==> flow/design.v <==
module collisionCheck(clk, reset, birdloc, column3, point, loser);
	input logic clk, reset;
	input logic [14:0] birdloc, column3; 
	output logic point, loser;
	logic [14:0] crash;
	logic [9:0] counter2;
	logic move;
	always_ff @(posedge clk) begin
		if (reset) begin
			counter2 <= 3'd7;
			move <= 1'b0;
		end else if (counter2 == 175) begin		 
			counter2 <= 'b0;
			move <= 1'b1;
		end else begin
			counter2 <= counter2 + 1;
			move <= 1'b0;
		end
	end
	always_ff @(posedge clk) begin
		if (reset) begin
			loser <= 0;
			point <= 0;
		end else if ((column3 != 0)) begin
			if ((birdloc & column3) == 0) begin
				loser <= 0;
				if (move) begin
					point <= 1;
				end else begin
					point <=0;
				end
			end else begin
				loser <= 1;
				point <= 0;
			end
		end else begin
			loser <= loser;
			point <= 0;
		end
	end
endmodule
module collisionCheck_testbench();
   logic [14:0] birdloc, column3;
	logic clk, reset;
	logic [4:0] counter2;
	logic move;
	logic point, loser;
	collisionCheck dut(.*);
	initial begin
		birdloc = 15'b00000100000000; column3 = 15'b111111100001111; #10;
		birdloc = 15'b00000100000000; column3 = 15'b111000011111111; #10;
		birdloc = 15'b00000000000100; column3 = 15'b110000111111111; #10;
		birdloc = 15'b00010000000000; column3 = 15'b111000011111111; #10;
		birdloc = 15'b00010000000000; column3 = 15'b0; #10;
		birdloc = 15'b00001000000000; column3 = 15'b111000011111111; #10;
	end
endmodule 
## From RTL to reports: collisionCheck

Tool output for the design above, in the order of the flow.
Lines are those of the file above, counted from 1.
The mark - stands for no value.

- Top module: collisionCheck
- Clock input: clk
- Library: sky130hd
- Library corner: tt_025C_1v80

## Word-level counts

Counts by Yosys on the flattened word-level netlist (proc, flatten, opt, wreduce; memories kept). Register bits leave out memories and registers merged into their read ports (data or address); mux counts leave out enables and synchronous resets folded into registers. Print and check cells are left out. Cells with the same type and inputs are merged into one.

- Add/subtract/negate cells: 1
- Equality and inequality tests: 1
- Mux-type cells: 4
- Bitwise operators: 3
- Reductions and logical operators: 4

Operators by type and width:

| operator | number |
|---|---|
| 32-bit zero test | 1 |
| 15-bit AND | 1 |
| 15-bit nonzero test | 1 |
| 10-bit by 1-bit adder with 10-bit output (second input constant) | 1 |
| 10-bit by 8-bit == test with 1-bit output (second input constant) | 1 |
| 3-bit OR reduction | 1 |
| 3-bit two-way mux | 1 |
| 1-bit two-way mux | 3 |
| 1-bit inverter | 2 |
| 2-bit OR reduction | 1 |

- Bits in registers: 13
- Input bits: 32
- Cells after elaboration: 18

## Longest topological paths

Depth = most cells in a row (Yosys ltp): at word level without a register or memory, in the mapped netlist without a sequential cell, where the memories' decode and read muxes count.

- Depth after elaboration: 4
- ABC_AREA: 0
- Gate-level depth with buffers: 5

## Synthesis result

Source: synth_stat.txt of the flow (Yosys; design flattened, memories mapped). It holds for the ABC_AREA given above (unset counts as 0); a run with the other value may have another netlist.
Totals and module areas in this step are rounded.

Cell types:

| cell | number | area in all (um2) |
|---|---|---|
| sky130_fd_sc_hd__dfxtp_1 | 13 | 260.25 |
| sky130_fd_sc_hd__a22oi_1 | 6 | 45.043 |
| sky130_fd_sc_hd__nor2_1 | 12 | 45.043 |
| sky130_fd_sc_hd__xnor2_1 | 5 | 43.792 |
| sky130_fd_sc_hd__nand4_1 | 5 | 31.28 |
| sky130_fd_sc_hd__xor2_1 | 3 | 26.275 |
| sky130_fd_sc_hd__nor4_1 | 3 | 18.768 |
| sky130_fd_sc_hd__a21o_1 | 2 | 15.014 |
| sky130_fd_sc_hd__nand3_1 | 3 | 15.014 |
| sky130_fd_sc_hd__nor3_1 | 3 | 15.014 |
| sky130_fd_sc_hd__ha_1 | 1 | 12.512 |
| sky130_fd_sc_hd__a222oi_1 | 1 | 10.01 |
| sky130_fd_sc_hd__and4b_1 | 1 | 10.01 |
| sky130_fd_sc_hd__nor3_2 | 1 | 10.01 |
| sky130_fd_sc_hd__nand2b_2 | 1 | 8.758 |
| sky130_fd_sc_hd__a211oi_1 | 1 | 7.507 |
| sky130_fd_sc_hd__nand2_1 | 2 | 7.507 |
| sky130_fd_sc_hd__and2_1 | 1 | 6.256 |

Not listed: further types 5, cells in them 5.

- Cell count: 69
- Chip area (Yosys): 614 um2
- Sequential area: 260 um2
- Flip-flop cells: 13

## Path before layout

Path of least setup slack by OpenSTA after synthesis, without wires, with an ideal clock, recovery checks aside; 20% of the period is set as input and as output delay. Where synthesis merged equal registers, the netlist keeps one of their names.

- Path type: reg2reg
- From: register counter2[0]
- To: register counter2[3]
- Clock period: 1.36 ns
- Setup time: 0.116 ns
- Time at the first pin: 0.000 ns
- Arrival time: 1.112 ns
- Data required time: 1.244 ns
- Path slack: 0.132 ns
- Path delay: 1.228 ns
- Driving pins on the path: 6
- Period reached after synthesis: 1.228 ns

"path delay" = arrival - input delay + setup time.
"driving pins on the path": output pins that drive a net of the path, with the launching flip-flop's if there is one; two outputs of one cell count as two.
"period reached after synthesis" = period - worst setup slack (recovery checks aside). The figure is calculated, with input and output delays left at 20% of the set period.
The rows between start and end are the longest chain of elaborated cells between them; the timing report does not say that the signal goes this way. Where chains are equally long, one stands for them.
Each line given opens the expression or statement behind the cell; cells for indexed reads and writes are added by Yosys, which also makes memories of some case tables.
A register here has more assigning lines than the two given.

- Cells stage by stage: sky130_fd_sc_hd__dfxtp_1 sky130_fd_sc_hd__ha_1 sky130_fd_sc_hd__and3_1 sky130_fd_sc_hd__nand4_1 sky130_fd_sc_hd__nand2b_2 sky130_fd_sc_hd__nor2_1
- Length of the longest elaborated chain: 2
- Elaborated cells between the ends (all ways): 3
- RTL lines with such cells: 2
- Classes of those cells: 1 x add/sub; 1 x eq/ne; 1 x reduce/logical

RTL lines, path after synthesis:

| item | RTL line | source |
|---|---|---|
| start, declared | 6 | `logic [9:0] counter2;` |
| start, assigned | 10 | `counter2 <= 3'd7;` |
| start, assigned | 16 | `counter2 <= counter2 + 1;` |
| 10-bit by 8-bit == test with 1-bit output | 12 | `end else if (counter2 == 175) begin` |
| 2-bit OR reduction | - |  |
| end, assigned | 13 | `counter2 <= 'b0;` |
| end, assigned | 16 |  |
| end, declared | 6 |  |

## Timing after layout

Path of least setup slack in the final report of run B (OpenROAD, finished layout, wires in). Where an end is a register, its clock arrival counts in the times.

- Path type: reg2out
- From: register point
- To: output point
- Clock period: 1.51 ns
- Time at the first pin: 0.27 ns
- Arrival time: 1.12 ns
- Data required time: 1.21 ns
- Path slack: 0.09 ns
- Driving pins on the path: 2

A register here has more assigning lines than the two given.

- Cells stage by stage: sky130_fd_sc_hd__dfxtp_1 sky130_fd_sc_hd__clkdlybuf4s50_1
- Length of the longest elaborated chain: 0
- Elaborated cells between the ends (all ways): 0
- RTL lines with such cells: 0

RTL lines, path post-layout:

| item | RTL line | source |
|---|---|---|
| start, declared | 4 | `output logic point, loser;` |
| start, assigned | 23 | `point <= 0;` |
| start, assigned | 28 | `point <= 1;` |
| end, declared | 4 |  |

## Implementation results

Stored flow runs of collisionCheck (2 of them; Yosys, OpenROAD, sky130hd). They differ in their settings and are not a sequence. Constraints: input delay and output delay 20% of the set period each, output load 0.01 pF.
"time of the worst setup path" = time allowed to the worst setup path (clock period - input delay - output delay, where it has them) - its slack; a late launch clock adds to it, a late capture clock takes from it.
"total design power" rests on the timing tool's default activity at the inputs, not on a simulated workload.
Values from the reports are rounded here.

### Run A

==> flow/run.sh <==
#!/bin/bash
# the make line also repeats the synthesis and layout settings of config.mk as NAME=value (left out here)
make -C /OpenROAD-flow-scripts/flow DESIGN_CONFIG=/design/flow/config.mk WORK_HOME=/design/flow/orfs CLKGATE_MAP_FILE= finish
==> flow/config.mk <==
export PLATFORM = sky130hd
export DESIGN_NAME = collisionCheck
export DESIGN_NICKNAME = collisionCheck
export VERILOG_FILES = /design/flow/design.v
export SDC_FILE = /design/flow/constraint.sdc
export NUM_CORES = 4
export LEC_CHECK = 0
export ABC_AREA = 1
export CAP_MARGIN = 20
export CELL_PAD_IN_SITES_DETAIL_PLACEMENT = 2
export CORE_MARGIN = 2
export CORE_UTILIZATION = 48
export CTS_CLUSTER_DIAMETER = 312
export CTS_CLUSTER_SIZE = 53
export MIN_ROUTING_LAYER = met1
export PLACE_DENSITY = 0.79
export SLEW_MARGIN = 20
export TNS_END_PERCENT = 45
==> flow/constraint.sdc <==
create_clock -name core_clock -period 0.883 [get_ports {clk}]
set_input_delay 0.1766 -clock core_clock [delete_from_list [all_inputs] [get_ports {clk}]]
set_output_delay 0.1766 -clock core_clock [all_outputs]
set_load 0.01 [all_outputs]

Outcome of run A: did not finish, placement stopped with DPL-0033

### Run B

==> flow/run.sh <==
#!/bin/bash
# the make line also repeats the synthesis and layout settings of config.mk as NAME=value (left out here)
make -C /OpenROAD-flow-scripts/flow DESIGN_CONFIG=/design/flow/config.mk WORK_HOME=/design/flow/orfs CLKGATE_MAP_FILE= finish
==> flow/config.mk <==
export PLATFORM = sky130hd
export DESIGN_NAME = collisionCheck
export DESIGN_NICKNAME = collisionCheck
export VERILOG_FILES = /design/flow/design.v
export SDC_FILE = /design/flow/constraint.sdc
export NUM_CORES = 4
export LEC_CHECK = 0
export CAP_MARGIN = 20
export CORE_MARGIN = 2
export CORE_UTILIZATION = 40
export SLEW_MARGIN = 20
==> flow/constraint.sdc <==
create_clock -name core_clock -period 1.51 [get_ports {clk}]
set_input_delay 0.3020 -clock core_clock [delete_from_list [all_inputs] [get_ports {clk}]]
set_output_delay 0.3020 -clock core_clock [all_outputs]
set_load 0.01 [all_outputs]

Results of run B:
- Post-synthesis cell area: 614 um2
- Die outline area: 1,870 um2
- Post-route utilization: 68.5%
- Smallest setup slack: 0.092 ns
- Sum of negative setup slack: 0.000 ns
- Worst hold slack after layout: 0.498 ns
- Total design power: 0.779 mW
- Time of the worst setup path: 1.12 ns
- Critical path type: reg2out
