==> flow/design.v <==
module slowDown (clk, reset, speed, slow_clk);
	input logic clk, reset;
	input logic [26:0] speed;
	output logic slow_clk;
	logic [25:0] counter;
	always_ff @(posedge clk) begin
		if (reset) begin
			counter <= 1'b0;
			slow_clk <= 1'b0;
		end else if (counter == speed) begin
			counter <= 1'b0;
			slow_clk <= 1'b1;
		end else begin
			counter <= counter + 1;
			slow_clk <= 1'b0;
		end
	end
endmodule
Tool chain data of slowDown --
What the tools print for slowDown, step after step. Line numbers count from 1 in the design file above. Operators carry their Yosys type and port widths (W data, S select, Z words). A cell with n/a has no value.
Set-up: top module slowDown, clock port clk, standard-cell library sky130hd, corner tt_025C_1v80

Word-level counts --
Source: Yosys, flattened and elaborated, memories not mapped. Widths are those after wreduce. Registers that Yosys merges into a memory's read port (data or address) are not register bits. Print and check cells do not count. Equal cells are merged and count once.
Storage and ports: latch bits 0, word-level cells 6, bits in writable memories 0, memories 0, output and inout bits 1, bits of input ports 29, ROM bits 0, flip-flop bits (word level) 27, word width x clocked read ports 0
Operators by class: multiply operators 0, shifts and indexed selects 0, bitwise logic cells 0, multiplexer cells 1, equal/unequal tests 1, add/sub/neg operators 1, order comparisons 0, reductions and logical operators 1, divide/modulo/power cells 0
Operator list (count):
- $eq A26 B27 Y1 | 1
- $add A26 B1 Y26 const B | 1
- $reduce_or A2 Y1 | 1
- $mux W1 | 1

Longest topological paths --
Yosys ltp: most cells in a row. Word level: on the elaborated netlist, between registers, memories and ports. Mapped: between sequential cells and ports; inverters and the memories' decode and read muxes count.
Depth: word-level depth 2, ABC_AREA 1, gate-level depth with buffers 11, gate-level depth less buffers 11

After synthesis --
Source: synth_stat.txt of the flow (Yosys; design flattened, memories mapped). It holds for the ABC_AREA given above (unset counts as 0); a run with the other value may have another netlist. The area totals of this step are shown rounded.
Cell types:
- sky130_fd_sc_hd__dfxtp_1 | count 27, total area 540.518 sq um
- sky130_fd_sc_hd__nand2_1 | count 118, total area 442.925 sq um
- sky130_fd_sc_hd__nor2_1 | count 62, total area 232.723 sq um
- sky130_fd_sc_hd__inv_1 | count 57, total area 213.955 sq um
- sky130_fd_sc_hd__xor2_1 | count 19, total area 166.41 sq um
- sky130_fd_sc_hd__nand3_1 | count 10, total area 50.048 sq um
- sky130_fd_sc_hd__nor3_1 | count 5, total area 25.024 sq um
- sky130_fd_sc_hd__buf_6 | count 2, total area 22.522 sq um
- sky130_fd_sc_hd__nor2_4 | count 2, total area 22.522 sq um
- sky130_fd_sc_hd__nand2_2 | count 3, total area 18.768 sq um
- sky130_fd_sc_hd__o21bai_4 | count 1, total area 18.768 sq um
- sky130_fd_sc_hd__xnor2_1 | count 2, total area 17.517 sq um
- sky130_fd_sc_hd__inv_2 | count 4, total area 15.014 sq um
- sky130_fd_sc_hd__ha_1 | count 1, total area 12.512 sq um
- sky130_fd_sc_hd__nor2_2 | count 2, total area 12.512 sq um
- sky130_fd_sc_hd__nand3_2 | count 1, total area 10.01 sq um
- sky130_fd_sc_hd__nand4_1 | count 1, total area 6.256 sq um
Synthesis totals: mapped flip-flops 27, cells in the netlist 317, cell area after synthesis 1830 sq um

Path before layout --
Path of least setup slack by OpenSTA after synthesis, without wires, with an ideal clock, recovery checks aside; 20% of the period is set as input and as output delay. Where synthesis merged equal registers, the netlist keeps one of their names.
Path after synthesis: path type register -> register, start point register counter[0], end point register counter[18], stages 10, path delay 1.424 ns, data required time 1.879 ns, launch time at the first pin 0.000 ns, clock period 2.0 ns, arrival 1.303 ns, buffers on the path 0, path slack 0.576 ns, synthesis period reached 1.424 ns
"path delay" = arrival - input delay + setup time. "stages" counts driving pins, that of a launching flip-flop among them; a cell with two outputs on the path counts twice. "synthesis period reached" = period - worst setup slack (recovery checks aside). The figure is calculated, with input and output delays left at 20% of the set period. The rows between start and end are the longest chain of elaborated cells between them; the timing report does not say that the signal goes this way. Where chains are equally long, one stands for them. Each line given opens the expression or statement behind the cell; cells for indexed reads and writes are added by Yosys, which also makes memories of some case tables. A register here has more assigning lines than the two given.
On the way, after synthesis: cell sequence sky130_fd_sc_hd__dfxtp_1 > sky130_fd_sc_hd__ha_1 > sky130_fd_sc_hd__nand3_1 > sky130_fd_sc_hd__inv_2 > sky130_fd_sc_hd__nand2_2 > sky130_fd_sc_hd__inv_2 > sky130_fd_sc_hd__nand2_2 > sky130_fd_sc_hd__nor2_2 > sky130_fd_sc_hd__xor2_1 > sky130_fd_sc_hd__nor2_1, length of the longest elaborated chain 2
Ends and longest elaborated chain, after synthesis:
- from (decl) | RTL line 5 | logic [25:0] counter;
- from (assign) | RTL line 8 | counter <= 1'b0;
- from (assign) | RTL line 14 | counter <= counter + 1;
- $eq A26 B27 Y1 | RTL line 10 | end else if (counter == speed) begin
- $reduce_or A2 Y1
- to (assign) | RTL line 11 | counter <= 1'b0;
- to (assign) | RTL line 14
- to (decl) | RTL line 5

Timing after layout --
From the final timing report of run A: the path of least setup slack in the routed layout; clock arrival at registers is part of the times.
Path post-layout: path type input -> register, start point input port speed[8], end point register counter[16], path slack 0.52 ns, arrival 1.95 ns, launch time at the first pin 0.46 ns, buffers on the path 2, stages 11, clock period 2.3 ns, external input delay 0.46 ns, data required time 2.47 ns
The rows between start and end are the longest chain of elaborated cells between them; the timing report does not say that the signal goes this way. Where chains are equally long, one stands for them. A register here has more assigning lines than the two given.
On the way, post-layout: cell sequence sky130_fd_sc_hd__clkdlybuf4s50_1 > sky130_fd_sc_hd__inv_1 > sky130_fd_sc_hd__nand2_1 > sky130_fd_sc_hd__nand2_1 > sky130_fd_sc_hd__nor2_1 > sky130_fd_sc_hd__nand2_1 > sky130_fd_sc_hd__nor2_1 > sky130_fd_sc_hd__nand2_1 > sky130_fd_sc_hd__o21bai_4 > sky130_fd_sc_hd__buf_12 > sky130_fd_sc_hd__nor2_1, length of the longest elaborated chain 2
Ends and longest elaborated chain, post-layout:
- from (decl) | RTL line 3 | input logic [26:0] speed;
- $eq A26 B27 Y1 | RTL line 10 | end else if (counter == speed) begin
- $reduce_or A2 Y1
- to (assign) | RTL line 11 | counter <= 1'b0;
- to (assign) | RTL line 14 | counter <= counter + 1;
- to (decl) | RTL line 5 | logic [25:0] counter;

# Flow runs of slowDown

Measured results for slowDown: 2 stored runs of the Yosys and OpenROAD flow on sky130hd. The settings differ; the order carries no meaning. The constraints put input and output delay at 20% of the set period each and load the outputs with 0.01 pF.
"clock period achieved": clock period set for the run, less the worst setup slack. It is reckoned from that one timing run; input and output delays stay at 20% of the period that was set.
By "worst setup path time" is meant the share of the clock period that the worst setup path is allowed (20% is reserved at inputs, 20% at outputs), minus its slack. Clock arrival times at its registers enter into it.
By "total power of the final layout" is meant OpenSTA's value without simulated activity: inputs other than the clock are taken to toggle once in ten clock periods, and the tool carries that through the logic.
Values from the reports are rounded here.

[run A] flow files
==> flow/run.sh <==
#!/bin/bash
# the make line also repeats the synthesis and layout settings of config.mk as NAME=value (left out here)
make -C /OpenROAD-flow-scripts/flow DESIGN_CONFIG=/design/flow/config.mk WORK_HOME=/design/flow/orfs CLKGATE_MAP_FILE= finish
==> flow/config.mk <==
export PLATFORM = sky130hd
export DESIGN_NAME = slowDown
export DESIGN_NICKNAME = slowDown
export VERILOG_FILES = /design/flow/design.v
export SDC_FILE = /design/flow/constraint.sdc
export NUM_CORES = 4
export LEC_CHECK = 0
export ABC_AREA = 1
export CAP_MARGIN = 20
export CELL_PAD_IN_SITES_DETAIL_PLACEMENT = 1
export CORE_MARGIN = 6
export CORE_UTILIZATION = 31
export CTS_CLUSTER_DIAMETER = 200
export MAX_ROUTING_LAYER = met5
export PLACE_DENSITY_LB_ADDON = 0.03
export SETUP_SLACK_MARGIN = 0.16
export SLEW_MARGIN = 20
export TNS_END_PERCENT = 70
==> flow/constraint.sdc <==
create_clock -name core_clock -period 2.3 [get_ports {clk}]
set_input_delay 0.4600 -clock core_clock [delete_from_list [all_inputs] [get_ports {clk}]]
set_output_delay 0.4600 -clock core_clock [all_outputs]
set_load 0.01 [all_outputs]

[run A] result: worst setup path time 1.32 ns; worst setup path kind input -> register; worst hold slack in the final report 0.506 ns; total negative setup slack 0.000 ns; utilization after layout 40.7%; die size 7880 sq um; area of the standard cells in the finished layout 2270 sq um; clock period achieved 1.776 ns; smallest setup slack 0.524 ns; total power of the final layout 0.873 mW; chip area after synthesis (Yosys) 1830 sq um

[run B] flow files
==> flow/run.sh <==
#!/bin/bash
# the make line also repeats the synthesis and layout settings of config.mk as NAME=value (left out here)
make -C /OpenROAD-flow-scripts/flow DESIGN_CONFIG=/design/flow/config.mk WORK_HOME=/design/flow/orfs CLKGATE_MAP_FILE= finish
==> flow/config.mk <==
export PLATFORM = sky130hd
export DESIGN_NAME = slowDown
export DESIGN_NICKNAME = slowDown
export VERILOG_FILES = /design/flow/design.v
export SDC_FILE = /design/flow/constraint.sdc
export NUM_CORES = 4
export LEC_CHECK = 0
export ABC_AREA = 0
export CAP_MARGIN = 20
export CELL_PAD_IN_SITES_DETAIL_PLACEMENT = 1
export CORE_ASPECT_RATIO = 0.66
export CORE_MARGIN = 7
export CORE_UTILIZATION = 29
export CTS_CLUSTER_SIZE = 41
export GPL_ROUTABILITY_DRIVEN = 1
export MAX_ROUTING_LAYER = met4
export MIN_ROUTING_LAYER = met1
export PLACE_DENSITY_LB_ADDON = 0.03
export SETUP_SLACK_MARGIN = 0.02
export SLEW_MARGIN = 20
export TNS_END_PERCENT = 65
==> flow/constraint.sdc <==
create_clock -name core_clock -period 1.63 [get_ports {clk}]
set_input_delay 0.3260 -clock core_clock [delete_from_list [all_inputs] [get_ports {clk}]]
set_output_delay 0.3260 -clock core_clock [all_outputs]
set_load 0.01 [all_outputs]

[run B] result: worst setup path time 1.99 ns; worst setup path kind register -> register; worst hold slack in the final report 0.582 ns; total negative setup slack -8.96 ns; utilization after layout 47.4%; die size 7410 sq um; area of the standard cells in the finished layout 2380 sq um; clock period achieved 1.992 ns; smallest setup slack -0.362 ns; total power of the final layout 1.26 mW; chip area after synthesis (Yosys) 1500 sq um
